==> flow/design.v <==
module fir_shift_imem (
	input wire clk, 	 
	input wire reset,
	input wire [15:0] data_in,
	input wire [5:0] read_addr,	 
	output reg [15:0] data_out	 
);
	reg [15:0] imem[0:63];
	reg [5:0] clk_counter;
	integer i;
	always @(posedge clk or negedge reset) begin
		if (!reset) begin
			for (i = 0; i < 64; i = i + 1) begin
				imem[i] <= 16'b0;
			end
			clk_counter <= 0;
		end else begin
			if (clk_counter == 0) begin
				for (i = 63; i > 0; i = i - 1) begin
					imem[i] <= imem[i-1];
				end
				imem[0] <= data_in;
				clk_counter <= clk_counter + 1;
			end else begin
				clk_counter <= clk_counter + 1;
				if (clk_counter == 63) begin
					clk_counter <= 0;
				end
			end
		end
	end
	always @(*) begin
		data_out = imem[read_addr];
	end
endmodule
# From RTL to reports: fir_shift_imem
# What the tools print for fir_shift_imem, step after step.
# Lines are those of the file above, counted from 1.
# Operators: Yosys type, input widths -> output width; for muxes data width and select width s.
# Cell names lack the library's common part.
# A cell with -- has no value.
# setup
design	fir_shift_imem
clock_port	clk
lib	sky130hd
lib_corner	tt_025C_1v80

# Word-level counts
# Counts by Yosys on the flattened word-level netlist (proc, flatten, opt, wreduce). Print and check cells are left out. Cells with the same type and inputs are merged into one.
# bits
regBits	1030
latch_bits	0
ramBits	0
romBits	0
clocked_rd_ports_x_width	0
n_memories	0
input_bits	24
out_inout_bits	16
wordCells	135
# classes
n_addsub	1
n_mul	0
n_div	0
n_cmp	0
n_eq	64
n_shift	0
n_mux	3
n_logic	0
n_reduce_logical	2
# ops
cell	n
$pmux 16 s64	1
$eq 6x6->1 const B	33
$eq 6x5->1 const B	16
$eq 6x4->1 const B	8
$eq 6x3->1 const B	4
$eq 6x2->1 const B	2
$logic_not 6->1	2
$mux 6	2
$add 6x1->6 const B	1
$eq 6x1->1 const B	1

# Depth
# Yosys ltp: most cells in a row. Word level: on the elaborated netlist, between registers, memories and ports. Mapped: between sequential cells and ports; inverters and the memories' decode and read muxes count.
# logic_depth
word_depth	3
abc_area	0
ltp_mapped	11
depth_no_buf	6

# Mapped cells and area
# Yosys stat after the flow's synthesis: flattened, memories mapped to cells. It holds for the ABC_AREA given above (unset counts as 0); a run with the other value may have another netlist.
# mapped
stdcells	3194
yosys_area_mm2	0.0446466
seq_area_mm2	0.0257747
ffs	1030
n_buf	226
# by_type
cell	n	type_area_um2
dfrtp_1	1030	2.58E+04
mux2_2	1027	1.16E+04
a22oi_1	339	2.54E+03
clkbuf_1	186	698.17
nand4_1	69	431.664
and3_1	64	400.384
a22o_1	45	394.128
nor2_1	77	289.027
a2111oi_0	24	210.202
nor4_1	33	206.448
mux2i_1	18	180.173
a221oi_1	19	166.41
nand3_1	31	155.149
a21oi_1	28	140.134
a222oi_1	12	120.115
buf_2	23	115.11
a32oi_1	11	96.342
o22ai_1	12	75.072
# Not listed: further types 43, cells in them 146.

# Worst setup path after synthesis
# Source: OpenSTA report_checks on the synthesized netlist (no wires, ideal clock, input and output delay 20% of the period each), path of least setup slack; recovery checks are left aside. Register names are those of the netlist, which keeps one name where synthesis merged equal registers.
# synth_path
kind	input to output
start	in read_addr[0]
end	out data_out[4]
period_ps	4180
in_delay_ps	836
output_delay_ps	836
t_first_pin_ps	836
t_arrival_ps	2735
required_ps	3344
path_slack_ps	609
delay_ps	1899
driving_pins	8
n_path_buf	2
synth_period_reached_ps	3571
# "delay_ps" is the arrival time less input delay plus setup time.
# A path that ends at an output port has no setup time.
# "driving_pins" counts driving pins, that of a launching flip-flop among them; a cell with two outputs on the path counts twice.
# "synth_period_reached_ps" = period - worst setup slack (recovery checks aside). The figure is calculated, with input and output delays left at 20% of the set period.
# The rows between start and end are the longest chain of elaborated cells between them; the timing report does not say that the signal goes this way. Where chains are equally long, one stands for them.
# A line is the first line of the expression or statement that the cell stems from. Yosys adds cells for indexed reads and writes and turns some case tables into memories.
# synth_between
path_cell_list	buf_6 > buf_6 > and4b_4 > and3_4 > a2111oi_4 > nand3_1 > or4_1 > o32a_1
elab_chain_len	2
cells_between	65
lines_between	1
cone_classes	63 x eq/ne; 1 x mux; 1 x reduce/logical
# synth_lines
element	line_no	source
start, declared	5	input wire [5:0] read_addr,
$eq 6x6->1	33	data_out = imem[read_addr];
$pmux 16 s64	33
end, declared	6	output reg [15:0] data_out

# Timing after layout
# Path of least setup slack in the final report of job 1 (OpenROAD, finished layout, wires in). Where an end is a register, its clock arrival counts in the times.
# The path's times are printed in steps of 10 ps; the period is the one set.
# layout_path
kind	input to output
start	in read_addr[1]
end	out data_out[7]
period_ps	4130
in_delay_ps	830
output_delay_ps	830
t_first_pin_ps	830
t_arrival_ps	3310
required_ps	3300
path_slack_ps	-10
driving_pins	13
n_path_buf	7
# The rows between start and end are the longest chain of elaborated cells between them; the timing report does not say that the signal goes this way. Where chains are equally long, one stands for them.
# layout_between
path_cell_list	buf_6 > buf_4 > buf_4 > and2_0 > buf_4 > buf_4 > a22oi_1 > o22a_1 > nand4_1 > nor4_4 > a21oi_2 > buf_4 > clkdlybuf4s15_2
elab_chain_len	2
cells_between	65
lines_between	1
cone_classes	63 x eq/ne; 1 x mux; 1 x reduce/logical
# layout_lines
element	line_no	source
start, declared	5	input wire [5:0] read_addr,
$eq 6x6->1	33	data_out = imem[read_addr];
$pmux 16 s64	33
end, declared	6	output reg [15:0] data_out

# Top module fir_shift_imem; platform sky130hd; tools Yosys and OpenROAD; 2 stored runs in no particular order. Input and output delays are each 20% of the period that was set; the output load is 0.01 pF.
# "worst_path_ps" means the part of the period allowed to the worst setup path (the constraints hold back 20% at inputs and 20% at outputs) less its slack; where the path has registers, the arrival times of their clocks count too.
# "power_total_uw" is the tool's figure for a default switching activity; nothing was simulated.
# "worst_path_ps" is given in steps of 10 ps.
# A setting shown as - is not set for that run.
stored run	period_ns	CAP_MARGIN	CORE_MARGIN	CORE_UTILIZATION	SLEW_MARGIN	PLACE_DENSITY	CELL_PAD_IN_SITES_GLOBAL_PLACEMENT	ABC_AREA	MIN_ROUTING_LAYER	power_total_uw	worst_path_ps	critical_path_kind	tns_ps	utilization_pct	synth_chip_area_mm2	design.die.area_mm2	worstSetupSlack_ps
job 1	4.13	20	2	40	20	-	-	-	-	20939	2490	input to output	-7	50.3	0.0446466	0.114305	-7
job 2	6.45	20	2	40	25	0.88	2	0	met1	13294	3790	input to output	0	46.7	0.0446466	0.114305	85
