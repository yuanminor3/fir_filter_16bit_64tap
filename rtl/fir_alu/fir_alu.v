==> flow/design.v <==
module fir_alu (
    input clk,                      
    input reset,                    
    input signed [15:0] x_in,       
    input signed [15:0] cmem_coef,  
    output reg [15:0] y_float       
);
    reg signed [37:0] acc_sum;           
    reg signed [37:0] fx_value;
    reg [6:0] tap_index;
    localparam SIGN_BIT_POSITION = 15;
    localparam EXPONENT_BITS = 5;
    localparam MANTISSA_BITS = 10;
    localparam EXPONENT_BIAS = 15;
    reg sign_bit;
    reg [4:0] exponent;
    reg [9:0] mantissa;
    reg [37:0] abs_value;
    reg [37:0] shifted_value;
    integer j;
    reg found;  
    always @(posedge clk or negedge reset) begin
        if (!reset) begin
            acc_sum <= 0;
            tap_index <= 0;
            fx_value <= 0;
        end else begin 
	    if (tap_index == 63) begin
		fx_value <= acc_sum + (x_in * cmem_coef);
		tap_index <= 0;
		acc_sum <= 0;
	    end else begin
		acc_sum <= acc_sum + (x_in * cmem_coef);
		tap_index <= tap_index + 1;
	    end
        end
    end
    always @(*) begin
        begin
            if (fx_value == 0) begin
                y_float = 16'b0;
            end else begin
                sign_bit = fx_value[37];
                abs_value = fx_value[37] ? -fx_value : fx_value;  
                exponent = 0;
                found = 0;  
                for (j = 37; j >= 0; j = j - 1) begin
                    if (!found && abs_value[j] == 1'b1) begin
                        exponent = j;  
                        found = 1;       
                    end
                end
                shifted_value = abs_value << (38 - exponent);
                mantissa = shifted_value[37:28];  
                exponent = exponent - 20 + 15;
                y_float = {sign_bit, exponent[4:0], mantissa[9:0]};
            end
        end
    end
endmodule
Reports on fir_alu
What the tools print for fir_alu, step after step.
Line numbers count from 1 in the design file above.
Library cell names are shortened.
The mark -- stands for no value.
Design
  top: fir_alu
  clock: clk
  cell library: sky130hd
  corner: tt_025C_1v80

Word level
Counts by Yosys on the flattened word-level netlist (proc, flatten, opt, wreduce; memories kept). Register bits leave out memories and registers merged into their read ports (data or address); mux counts leave out enables and synchronous resets folded into registers. Print and check cells are left out. Cells with the same type and inputs are merged into one.
Operators by class
  add/subtract/negate cells: 6
  $mul: 1
  eq/ne operators: 1
  shift-type cells: 1
  multiplexer cells: 79
  reductions and logical operators: 75
Operators with widths (count)
  16-bit by 16-bit multiplier with 32-bit output: 1
  5-bit two-way mux: 37
  38-bit two-way mux: 2
  38-bit by 32-bit adder with 38-bit output: 1
  38-bit by 32-bit left shift with 38-bit output: 1
  38-bit negator: 1
  38-bit logical NOT: 1
  1-bit logical AND: 37
  1-bit logical NOT: 37
  1-bit two-way mux: 37
  16-bit two-way mux: 1
  6-bit by 5-bit subtractor with 7-bit output with constant A: 1
  7-bit by 1-bit adder with 7-bit output with constant B: 1
  7-bit by 6-bit == test with 1-bit output with constant B: 1
  7-bit two-way mux: 1
  5-bit adder with constant B: 1
  5-bit subtractor with constant B: 1
  3-bit two-way mux: 1
Word-level totals
  register bits after elaboration: 83
  output and inout bits: 16
  cells after elaboration: 166

Longest topological paths
Longest topological path by Yosys (ltp), each cell counted once; first at word level (registers and memories cut), then after technology mapping (sequential cells cut; the memories' decode and read muxes count).
Logic depth
  depth in word-level cells: 117
  ABC_AREA: 0
  depth in mapped cells: 28
  depth with buffers taken out: 27

After synthesis
The flow's flattened synthesis, as Yosys stat reports it; memories are mapped. The netlist is that of the ABC_AREA named above (0 if unset); the other value can give another one.
Cell types
  fa_1: count 322, area in all 6.45E+03 um^2
  dfrtp_1: count 83, area in all 2.08E+03 um^2
  ha_1: count 115, area in all 1438.88 um^2
  inv_1: count 317, area in all 1.19E+03 um^2
  nand2_1: count 244, area in all 915.878 um^2
  and2_1: count 108, area in all 675.648 um^2
  mux4_2: count 24, area in all 540.518 um^2
  xor2_1: count 48, area in all 420.403 um^2
  xnor2_1: count 45, area in all 394.128 um^2
  nor2_1: count 103, area in all 386.621 um^2
  mux2i_1: count 34, area in all 340.326 um^2
  o21ai_0: count 68, area in all 340.326 um^2
  clkbuf_1: count 84, area in all 315.302 um^2
  a21oi_1: count 48, area in all 240.23 um^2
  nand2b_1: count 30, area in all 187.68 um^2
  nor3_1: count 29, area in all 145.139 um^2
  nand3_1: count 26, area in all 130.125 um^2
  o31ai_1: count 16, area in all 120.115 um^2
Other cell types: 66; their cells: 263.
Mapped netlist
  mapped cells: 2007
  mapped area: 18397.6 um^2
  area of sequential cells: 2077.0 um^2
  flip-flops: 83

Timing after synthesis
OpenSTA on the mapped netlist: ideal clock, no wires. The path of least setup slack (recovery checks aside). Input and output delay are each 20% of the period. Register names are those of the netlist, which keeps one name where synthesis merged equal registers.
Timing after synthesis
  path kind: input-to-reg
  start: input port x_in[12]
  end: register fx_value[36]
  period: 11.6 ns
  external input delay: 2.320 ns
  launch time at the first pin: 2.320 ns
  arrival time: 8.498 ns
  required time: 11.531 ns
  setup slack: 3.033 ns
  delay of the path: 6.247 ns
  stages: 27
  buffers on the path: 1
  synthesis period reached: 8.567 ns
"delay of the path" is the arrival time less input delay plus setup time.
"stages": output pins that drive a net of the path, with the launching flip-flop's if there is one; two outputs of one cell count as two.
"synthesis period reached" = period - worst setup slack (recovery checks aside). The figure is calculated, with input and output delays left at 20% of the set period.
Between the ends stands the longest chain of elaborated cells between them, by number of cells; it is not shown to be the way that was timed. Of several equally long chains one is given.
A line is the first line of the expression or statement that the cell stems from. Yosys adds cells for indexed reads and writes and turns some case tables into memories.
Between the ends, after synthesis
  path through: clkbuf_1 -> nand2_1 -> fa_1 -> inv_1 -> fa_1 -> inv_1 -> fa_1 -> inv_1 -> fa_1 -> inv_1 -> fa_1 -> inv_1 -> fa_1 -> ha_1 -> o21ai_0 -> nand2b_1 -> nand3_1 -> a21oi_1 -> o41ai_1 -> o21a_1 -> o21a_1 -> a21o_1 -> o211a_1 -> nor3_1 -> nor2b_1 -> or4b_2 -> nand3_1
  length of the longest elaborated chain: 2
  elaborated cells on any way between the ends: 2
  classes of those cells: add/sub: 1; mul: 1
Ends and longest elaborated chain, after synthesis
  from (decl): line 4  | input signed [15:0] x_in,
  16-bit by 16-bit multiplier with 32-bit output: line 29  | fx_value <= acc_sum + (x_in * cmem_coef);
  38-bit by 32-bit adder with 38-bit output: line 29
  to (assign): line 26  | fx_value <= 0;
  to (assign): line 29
  to (decl): line 9  | reg signed [37:0] fx_value;

Timing after layout
From the final timing report of entry A: the path of least setup slack in the routed layout; clock arrival at registers is part of the times.
Timing post-layout
  path kind: reg-to-output
  start: register fx_value[0]
  end: output port y_float[8]
  period: 10.0 ns
  external output delay: 2.00 ns
  launch time at the first pin: 0.35 ns
  arrival time: 7.13 ns
  required time: 8.00 ns
  setup slack: 0.87 ns
  stages: 19
  buffers on the path: 3
Between the ends stands the longest chain of elaborated cells between them, by number of cells; it is not shown to be the way that was timed. Of several equally long chains one is given.
Between the ends, post-layout
  path through: dfrtp_1 -> inv_1 -> ha_1 -> nor3b_1 -> buf_4 -> nand4_1 -> a2111oi_0 -> nor3_1 -> nor4_2 -> nand2_1 -> or4b_4 -> nand3_4 -> ha_1 -> buf_12 -> mux4_2 -> mux4_2 -> nand3_1 -> nand3_1 -> clkdlybuf4s50_1
  length of the longest elaborated chain: 117
  elaborated cells on any way between the ends: 155
  RTL lines with such cells: 4
  classes of those cells: add/sub: 2; shift: 1; mux: 77; reduce/logical: 75
Ends and longest elaborated chain, post-layout
  from (decl): line 9  | reg signed [37:0] fx_value;
  from (assign): line 26  | fx_value <= 0;
  from (assign): line 29  | fx_value <= acc_sum + (x_in * cmem_coef);
  38-bit negator: line 44  | abs_value = fx_value[37] ? -fx_value : fx_value;
  38-bit two-way mux: line 44
  1-bit two-way mux: line 48  | if (!found && abs_value[j] == 1'b1) begin
  1-bit logical NOT: line 48
  1-bit logical AND: line 48
  1-bit two-way mux: line 48
  1-bit logical NOT: line 48
  (+103 left out)
  1-bit two-way mux: line 48
  1-bit logical NOT: line 48
  1-bit logical AND: line 48
  5-bit two-way mux: line 48
  6-bit by 5-bit subtractor with 7-bit output: line 53  | shifted_value = abs_value << (38 - exponent);
  38-bit by 32-bit left shift with 38-bit output: line 53
  16-bit two-way mux: line 40  | if (fx_value == 0) begin
  to (decl): line 6  | output reg [15:0] y_float

Measured data: module fir_alu, platform sky130hd, 2 stored runs of the flow under differing settings, order arbitrary. Input and output delays are each 20% of the period that was set; the output load is 0.01 pF.
"worst setup path time": the worst setup path's part of the clock period (all of it between registers, 20% less for each end at a port) less its slack. A launch clock that arrives late makes it longer, a capture clock that arrives late makes it shorter.
[entry A] settings: period_ns=10.0, CORE_UTILIZATION=42, SETUP_SLACK_MARGIN=0.28, PLACE_DENSITY_LB_ADDON=0.27, HOLD_SLACK_MARGIN=-0.03, CELL_PAD_IN_SITES_GLOBAL_PLACEMENT=2, CELL_PAD_IN_SITES_DETAIL_PLACEMENT=0, CTS_CLUSTER_SIZE=58, CTS_CLUSTER_DIAMETER=173, SLEW_MARGIN=35, CAP_MARGIN=20, CORE_MARGIN=2
[entry A] result: chip area after synthesis (Yosys) 18397.6 um^2, die area 45494.8 um^2, standard-cell area of the final layout 19884.1 um^2, utilization 0.461, worst setup slack after layout 0.867 ns, total negative slack 0.000 ns, worst setup path time 7.13 ns, worst setup path kind reg-to-output
[entry B] settings: period_ns=10.1, CORE_UTILIZATION=66, SETUP_SLACK_MARGIN=-0.7, PLACE_DENSITY_LB_ADDON=0.12, CORE_ASPECT_RATIO=0.94, CORE_MARGIN=7, CELL_PAD_IN_SITES_GLOBAL_PLACEMENT=0, TNS_END_PERCENT=25, CAP_MARGIN=0, SLEW_MARGIN=20
[entry B] result: chip area after synthesis (Yosys) 18397.6 um^2, die area 32747.9 um^2, standard-cell area of the final layout 19446.2 um^2, utilization 0.706, worst setup slack after layout 0.748 ns, total negative slack 0.000 ns, worst setup path time 7.33 ns, worst setup path kind reg-to-output
